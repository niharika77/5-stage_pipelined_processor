==> flow/design.v <==
module adder (a,b,c,sum,cout);
    input a;
    input b;
    input c;
  	output sum;
  	output cout;
	wire w1, w2, w3;
	xor x1(w1,a,b);
	xor x2(sum,w1,c);
	and a1(w2,a,b);
	and a2(w3,w1,c);
	or o1(cout,w2,w3);
endmodule
module adder_16bit (a,b,cin,s);		 
input [15:0]a;
input [15:0]b;
input cin;
output [15:0]s;
wire carry;
wire [14:0]c;
adder z0(.a(a[0]),.b(b[0]),.c(cin),.sum(s[0]),.cout(c[0]));
adder z1(.a(a[1]),.b(b[1]),.c(c[0]),.sum(s[1]),.cout(c[1]));
adder z2(.a(a[2]),.b(b[2]),.c(c[1]),.sum(s[2]),.cout(c[2]));
adder z3(.a(a[3]),.b(b[3]),.c(c[2]),.sum(s[3]),.cout(c[3]));
adder z4(.a(a[4]),.b(b[4]),.c(c[3]),.sum(s[4]),.cout(c[4]));
adder z5(.a(a[5]),.b(b[5]),.c(c[4]),.sum(s[5]),.cout(c[5]));
adder z6(.a(a[6]),.b(b[6]),.c(c[5]),.sum(s[6]),.cout(c[6]));
adder z7(.a(a[7]),.b(b[7]),.c(c[6]),.sum(s[7]),.cout(c[7]));
adder z8(.a(a[8]),.b(b[8]),.c(c[7]),.sum(s[8]),.cout(c[8]));
adder z9(.a(a[9]),.b(b[9]),.c(c[8]),.sum(s[9]),.cout(c[9]));
adder z10(.a(a[10]),.b(b[10]),.c(c[9]),.sum(s[10]),.cout(c[10]));
adder z11(.a(a[11]),.b(b[11]),.c(c[10]),.sum(s[11]),.cout(c[11]));
adder z12(.a(a[12]),.b(b[12]),.c(c[11]),.sum(s[12]),.cout(c[12]));
adder z13(.a(a[13]),.b(b[13]),.c(c[12]),.sum(s[13]),.cout(c[13]));
adder z14(.a(a[14]),.b(b[14]),.c(c[13]),.sum(s[14]),.cout(c[14]));
adder z15(.a(a[15]),.b(b[15]),.c(c[14]),.sum(s[15]),.cout(carry));
endmodule
module d_flip_flop #(parameter width = 1)(
                  input [width-1:0] write_i,      
                  input clk_i,
                  input reset_i,
                  output reg [width-1:0] read_o
                  );
         always@(posedge clk_i)   
          begin 
            if(reset_i)
             begin
              read_o <= 'b0;
             end
            else 
             begin
                read_o <= write_i;
               end
          end
endmodule
module instr_fetch(
                   input clk,
                   input reset,
                   input [15:0] npc,
                   input [7:0] cond_address,     
                   input [10:0] uncond_address,   
                   input [5:0] link_address,     
                   input [15:0] register_data_2,
                   input [1:0] branch_type,
                   input BrTaken,
                   input reg_branch,
                   output [15:0] link_pc,
                   output [15:0] pc
                   );
wire[15:0] npc_if_id;    
wire [15:0] extended_cond_address;
wire [15:0] extended_uncond_address;
wire [15:0] extended_link_address;
wire [15:0] branch_address;
wire [15:0] npc1, npc2;
wire [15:0] npc_temp;
wire [15:0] npc_temp_id_ex;
wire carry1, carry2;  
d_flip_flop #(.width(16)) dff3(
                              .write_i(npc),      
                              .clk_i(clk),
                              .reset_i(reset),
                              .read_o(npc_if_id)
                              );
mux4x1 #(.width(16)) mux4x1_1
                            (
                             .in1({{8{cond_address[7]}},cond_address}),
                             .in2({{5{uncond_address[10]}},uncond_address}),
                             .in3({{10{link_address[5]}},link_address}),
                             .in4(register_data_2),
                             .sel(branch_type),
                             .out(branch_address)
                              );
adder_16bit add1(       
                 .a(branch_address),
                 .b(npc_if_id),   
                 .cin(1'b0),
                 .s(npc_temp)
                 ); 
 mux2x1 #(.width(16)) mux2x1_5
                              (
                                .in1(npc_temp),   
                                .in2(register_data_2),
                                .sel(reg_branch),
                                .out(npc1)
                               );            
adder_16bit add2(
                .a(16'h0001),    
                .b(npc),
                .cin(1'b0),
                .s(npc2)
                ); 
assign link_pc = npc2;                   
wire final_branch_sel;
mux2x1 #(.width(1)) mux2x1_2
             (
               .in1(BrTaken),
               .in2(1'b0),
               .sel(reset),
               .out(final_branch_sel)
              );            
mux2x1 #(.width(16)) mux2x1_1
                            (
                             .in1(npc2),       
                             .in2(npc1),    
                             .sel(final_branch_sel),                     
                             .out(pc)          
                             );
endmodule
module mux2x1 #(parameter width = 16)(
              input [width-1:0] in1,       
              input [width-1:0] in2,    
              input sel,                     
              output reg [width-1:0] out          
              );
  always @(*)
   begin
    if(sel == 1'b1)
     out = in2;
    else
     out = in1;
   end         
endmodule
module mux4x1 #(parameter width = 16)
            (
             input [width-1:0] in1,
             input [width-1:0] in2,
             input [width-1:0] in3,
             input [width-1:0] in4,
             input [1:0] sel,
             output reg [width-1:0] out
              );
 always @(*)
  begin
   if (sel == 2'b00)
    out = in1;
   else if (sel == 2'b01)
    out = in2;
   else if (sel == 2'b10)
    out = in3;
   else
    out = in4;
  end             
endmodule
module pc_manager(
                  input clk,
                  input reset,
                  input [7:0] cond_address,
                  input [10:0] uncond_address,  
                  input [5:0] link_address,
                  input [15:0] register_data_2,
                  input [1:0] branch_type,  
                  input BrTaken,
                  input reg_branch,
                  output [15:0] link_pc,
                  output [15:0] pc_out
                  );
   wire [15:0] pc, npc;
   assign pc_out = npc;
   pc_update p1(
                .in(pc),   
                .clk(clk),
                .reset(reset),
                .out(npc)   
                 );
   instr_fetch f1(
                  .clk(clk),
                  .reset(reset),
                  .npc(npc),
                  .cond_address(cond_address),
                  .uncond_address(uncond_address),
                  .link_address(link_address),
                  .register_data_2(register_data_2),
                  .branch_type(branch_type), 
                  .BrTaken(BrTaken),
                  .reg_branch(reg_branch),
                  .link_pc(link_pc),
                  .pc(pc)
                  );              
endmodule
module pc_update(
                  input [15:0] in,   
                  input clk,
                  input reset,
                  output reg [15:0] out   
                 );
     always @(posedge clk)
      begin
       if(reset==1'b1)
        begin
         out <= 16'b0;
        end
        else
         begin
          out <= in;
         end
      end      
endmodule
From RTL to reports: pc_manager
Tool output for the design above, in the order of the flow.
Line numbers count from 1 in the design file above.
Operators: Yosys type, input widths -> output width; for muxes data width and select width s.
A cell with -- has no value.
- top: pc_manager
- clock port: clk
- standard-cell library: sky130hd
- timing corner: tt_025C_1v80

After elaboration
Counts by Yosys on the flattened word-level netlist (proc, flatten, opt, wreduce; memories kept). Register bits leave out memories and registers merged into their read ports (data or address); mux counts leave out enables and synchronous resets folded into registers. Print and check cells are left out. Cells with the same type and inputs are merged into one.
- noted bits in registers: 32
- bits in latches at 0
- noted RAM bits: 0
- bits in read-only memories: 0
- word width x clocked read ports at 0
- noted memories: 0
- input port bits: 47
- output and inout bits: 32
- noted elaborated cells: 115
- add/subtract/negate cells: 0
- multipliers at 0
- noted div/mod/pow operators: 0
- noted $lt $le $gt $ge: 0
- noted eq/ne operators: 2
- shift operators: 0
- noted muxes and demuxes: 6
- bitwise logic cells: 104
- noted reduce/logical cells: 1
- operators with widths (operator ; count):
    $mux 16 ; 5
    $xor 1x1->1 ; 46
    $and 1x1->1 ; 43
    $or 1x1->1 ; 14
    $eq 2x1->1 const B ; 1
    $eq 2x2->1 const B ; 1
    $logic_not 2->1 ; 1
    $not 1->1 ; 1
    $mux 1 ; 1

Logic depth
Yosys ltp: most cells in a row. Word level: on the elaborated netlist, between registers, memories and ports. Mapped: between sequential cells and ports; inverters and the memories' decode and read muxes count.
- depth in word-level cells: 36
- ABC_AREA: 0
- noted gate-level depth with buffers: 22
- depth with buffers taken out at 20

Synthesis result
Source: synth_stat.txt of the flow (Yosys; design flattened, memories mapped). It holds for the ABC_AREA given above (unset counts as 0); a run with the other value may have another netlist.
The area totals of this step are shown rounded.
- cell types (type ; count ; total area (um^2)):
    sky130_fd_sc_hd__dfxtp_1 ; 32 ; 640.614
    sky130_fd_sc_hd__fa_1 ; 14 ; 280.269
    sky130_fd_sc_hd__buf_4 ; 32 ; 240.23
    sky130_fd_sc_hd__ha_1 ; 15 ; 187.68
    sky130_fd_sc_hd__mux4_1 ; 6 ; 157.651
    sky130_fd_sc_hd__nand2b_1 ; 23 ; 143.888
    sky130_fd_sc_hd__mux4_2 ; 5 ; 112.608
    sky130_fd_sc_hd__a21oi_1 ; 20 ; 100.096
    sky130_fd_sc_hd__inv_1 ; 26 ; 97.594
    sky130_fd_sc_hd__nor2b_1 ; 15 ; 93.84
    sky130_fd_sc_hd__o211ai_1 ; 11 ; 82.579
    sky130_fd_sc_hd__nand2_1 ; 10 ; 37.536
    sky130_fd_sc_hd__nor2_1 ; 10 ; 37.536
    sky130_fd_sc_hd__clkbuf_1 ; 8 ; 30.029
    sky130_fd_sc_hd__a211oi_1 ; 3 ; 22.522
    sky130_fd_sc_hd__buf_2 ; 4 ; 20.019
    sky130_fd_sc_hd__xnor2_1 ; 2 ; 17.517
    sky130_fd_sc_hd__buf_6 ; 1 ; 11.261
Not listed: further types 6, cells in them 6.
- standard cells after synthesis at 243
- cell area after synthesis: 0.0024 mm^2
- noted sequential area: 0.00064 mm^2
- noted flip-flops: 32
- buffers at 45
The figures by module come from a second, unflattened synthesis with its own total; it is not the netlist above.
- noted cell total of the unflattened synthesis: 157
- area total of the unflattened synthesis: 0.0025 mm^2
Each row is one instance without its submodules.
- modules (module ; times used ; cells ; area (mm^2) ; seq. area (mm^2)):
    adder ; 32 ; 1 ; 0.00002 ; 0
    mux2x1 (width=16) ; 2 ; 18 ; 0.00025 ; 0
    d_flip_flop (width=16) ; 1 ; 33 ; 0.00046 ; 0.00032
    pc_update ; 1 ; 33 ; 0.00046 ; 0.00032
    mux4x1 (width=16) ; 1 ; 20 ; 0.00042 ; 0
    mux2x1 (width=1) ; 1 ; 1 ; 0.000015 ; 0
    instr_fetch ; 1 ; 2 ; 0.0000075 ; 0
    adder_16bit ; 2 ; 0 ; 0 ; 0
    pc_manager ; 1 ; 0 ; 0 ; 0

Worst setup path after synthesis
Source: OpenSTA report_checks on the synthesized netlist (no wires, ideal clock, input and output delay 20% of the period each), path of least setup slack; recovery checks are left aside. Register names are those of the netlist, which keeps one name where synthesis merged equal registers.
- kind: input to register
- start: in branch_type[1]
- end: reg p1.out[15]
- noted period: 8590 ps
- external input delay: 1718 ps
- setup time: 91 ps
- launch time at the first pin: 1718 ps
- data arrival time: 8774 ps
- required time at 8499 ps
- path slack at -275 ps
- noted delay of the path: 7147 ps
- stages on the path at 22
- noted buffers on the path: 2
- synthesis period reached: 8865 ps
"delay of the path" = arrival - input delay + setup time.
"stages on the path": output pins that drive a net of the path, with the launching flip-flop's if there is one; two outputs of one cell count as two.
"synthesis period reached" is the clock period less the worst setup slack; recovery checks do not enter. This is arithmetic on one report: input and output delays are still those of the set period (20% each).
Between the ends stands the longest chain of elaborated cells between them, by number of cells; it is not shown to be the way that was timed. Of several equally long chains one is given.
Each line given opens the expression or statement behind the cell; cells for indexed reads and writes are added by Yosys, which also makes memories of some case tables.
- cells stage by stage: sky130_fd_sc_hd__buf_2 sky130_fd_sc_hd__buf_2 sky130_fd_sc_hd__mux4_1 sky130_fd_sc_hd__ha_1 sky130_fd_sc_hd__inv_1 sky130_fd_sc_hd__fa_1 sky130_fd_sc_hd__fa_1 sky130_fd_sc_hd__fa_1 sky130_fd_sc_hd__fa_1 sky130_fd_sc_hd__fa_1 sky130_fd_sc_hd__fa_1 sky130_fd_sc_hd__fa_1 sky130_fd_sc_hd__fa_1 sky130_fd_sc_hd__fa_1 sky130_fd_sc_hd__fa_1 sky130_fd_sc_hd__fa_1 sky130_fd_sc_hd__fa_1 sky130_fd_sc_hd__fa_1 sky130_fd_sc_hd__fa_1 sky130_fd_sc_hd__xnor2_1 sky130_fd_sc_hd__xnor2_1 sky130_fd_sc_hd__a311oi_1
- noted length of the longest elaborated chain: 36
- elaborated cells between the ends (all ways): 67
- noted RTL lines with such cells: 9
- classes of those cells: 2 x eq/ne; 5 x mux; 59 x logic; 1 x reduce/logical
- ends and longest elaborated chain, post-synthesis (item ; RTL line ; RTL):
    from (decl) ; 172 ; input [1:0] branch_type,
    $eq 2x2->1 ; 159 ; else if (sel == 2'b10)
    $mux 16 ; 159 ;
    $mux 16 ; 157 ; else if (sel == 2'b01)
    $mux 16 ; 155 ; if (sel == 2'b00)
    $xor 1x1->1 ; 8 ; xor x1(w1,a,b);
    $and 1x1->1 ; 11 ; and a2(w3,w1,c);
    $or 1x1->1 ; 12 ; or o1(cout,w2,w3);
    (+21 left out) ; -- ;
    $or 1x1->1 ; 12 ;
    $and 1x1->1 ; 11 ;
    $or 1x1->1 ; 12 ;
    $and 1x1->1 ; 11 ;
    $or 1x1->1 ; 12 ;
    $xor 1x1->1 ; 9 ; xor x2(sum,w1,c);
    $mux 16 (2 in a row) ; 138 ; if(sel == 1'b1)
    to (assign) ; 211 ; out <= 16'b0;
    to (assign) ; 215 ; out <= in;
    to (decl) ; 205 ; output reg [15:0] out

Worst path after layout
Path of least setup slack in the final report of flow run 1 (OpenROAD, finished layout, wires in). Where an end is a register, its clock arrival counts in the times.
The report prints the path's times to 10 ps; the period is as set.
- kind: input to register
- start: in branch_type[0]
- end: reg p1.out[15]
- noted period: 11200 ps
- external input delay: 2240 ps
- setup time: 110 ps
- launch time at the first pin: 2240 ps
- data arrival time: 10380 ps
- required time at 11450 ps
- path slack at 1070 ps
- stages on the path at 21
- noted buffers on the path: 1
Between the ends stands the longest chain of elaborated cells between them, by number of cells; it is not shown to be the way that was timed. Of several equally long chains one is given.
- cells stage by stage: sky130_fd_sc_hd__clkdlybuf4s50_1 sky130_fd_sc_hd__mux4_1 sky130_fd_sc_hd__ha_1 sky130_fd_sc_hd__inv_1 sky130_fd_sc_hd__fa_1 sky130_fd_sc_hd__fa_1 sky130_fd_sc_hd__fa_1 sky130_fd_sc_hd__fa_1 sky130_fd_sc_hd__fa_1 sky130_fd_sc_hd__fa_1 sky130_fd_sc_hd__fa_1 sky130_fd_sc_hd__fa_1 sky130_fd_sc_hd__fa_1 sky130_fd_sc_hd__fa_1 sky130_fd_sc_hd__fa_1 sky130_fd_sc_hd__fa_1 sky130_fd_sc_hd__fa_1 sky130_fd_sc_hd__fa_1 sky130_fd_sc_hd__xnor2_1 sky130_fd_sc_hd__xnor2_1 sky130_fd_sc_hd__a311oi_1
- noted length of the longest elaborated chain: 36
- elaborated cells between the ends (all ways): 67
- noted RTL lines with such cells: 9
- classes of those cells: 2 x eq/ne; 5 x mux; 59 x logic; 1 x reduce/logical
- ends and longest elaborated chain, post-layout (item ; RTL line ; RTL):
    from (decl) ; 172 ; input [1:0] branch_type,
    $eq 2x2->1 ; 159 ; else if (sel == 2'b10)
    $mux 16 ; 159 ;
    $mux 16 ; 157 ; else if (sel == 2'b01)
    $mux 16 ; 155 ; if (sel == 2'b00)
    $xor 1x1->1 ; 8 ; xor x1(w1,a,b);
    $and 1x1->1 ; 11 ; and a2(w3,w1,c);
    $or 1x1->1 ; 12 ; or o1(cout,w2,w3);
    (+21 left out) ; -- ;
    $or 1x1->1 ; 12 ;
    $and 1x1->1 ; 11 ;
    $or 1x1->1 ; 12 ;
    $and 1x1->1 ; 11 ;
    $or 1x1->1 ; 12 ;
    $xor 1x1->1 ; 9 ; xor x2(sum,w1,c);
    $mux 16 (2 in a row) ; 138 ; if(sel == 1'b1)
    to (assign) ; 211 ; out <= 16'b0;
    to (assign) ; 215 ; out <= in;
    to (decl) ; 205 ; output reg [15:0] out

Hand-over note for pc_manager

Stored flow runs of pc_manager (2 of them; Yosys, OpenROAD, sky130hd). They differ in their settings and are not a sequence. Constraints: input delay and output delay 20% of the set period each, output load 0.01 pF.
"period reached" means the clock period less the worst setup slack. The figure is calculated, with input and output delays left at 20% of the set period.
"critical setup path time" = time allowed to the worst setup path (clock period - input delay - output delay, where it has them) - its slack; a late launch clock adds to it, a late capture clock takes from it.
"total design power": no workload was simulated; the value follows from the tool's default switching activity.
"critical setup path time" is known to 10 ps.
The measured numbers are rounded.

Flow run 1
Settings were period_ns = 11.2; CORE_UTILIZATION = 71; PLACE_DENSITY_LB_ADDON = 0.1; HOLD_SLACK_MARGIN = 0.21; CORE_MARGIN = 10; CTS_CLUSTER_SIZE = 87; CTS_CLUSTER_DIAMETER = 365; CAP_MARGIN = 10; SLEW_MARGIN = 10
- post-layout utilization: 95%
- total design power at 0.00032 W
- full die area at 0.006 mm^2
- critical setup path time at 7890 ps
- worst setup path type: input to register
- noted the smallest hold slack: 490 ps
- standard-cell area of the final layout: 0.003 mm^2
- chip area in the Yosys report at 0.0024 mm^2
- noted the worst setup slack after layout: 1100 ps
- setup total negative slack: 0 ps
- period reached at 10131 ps

Flow run 2
Settings were period_ns = 12.2; CAP_MARGIN = 20; CORE_MARGIN = 2; CORE_UTILIZATION = 40; SLEW_MARGIN = 20
- post-layout utilization: 52%
- total design power at 0.00029 W
- full die area at 0.0065 mm^2
- critical setup path time at 7730 ps
- worst setup path type: input to register
- noted the smallest hold slack: 490 ps
- standard-cell area of the final layout: 0.003 mm^2
- chip area in the Yosys report at 0.0024 mm^2
- noted the worst setup slack after layout: 2000 ps
- setup total negative slack: 0 ps
- period reached at 10171 ps

End of note.
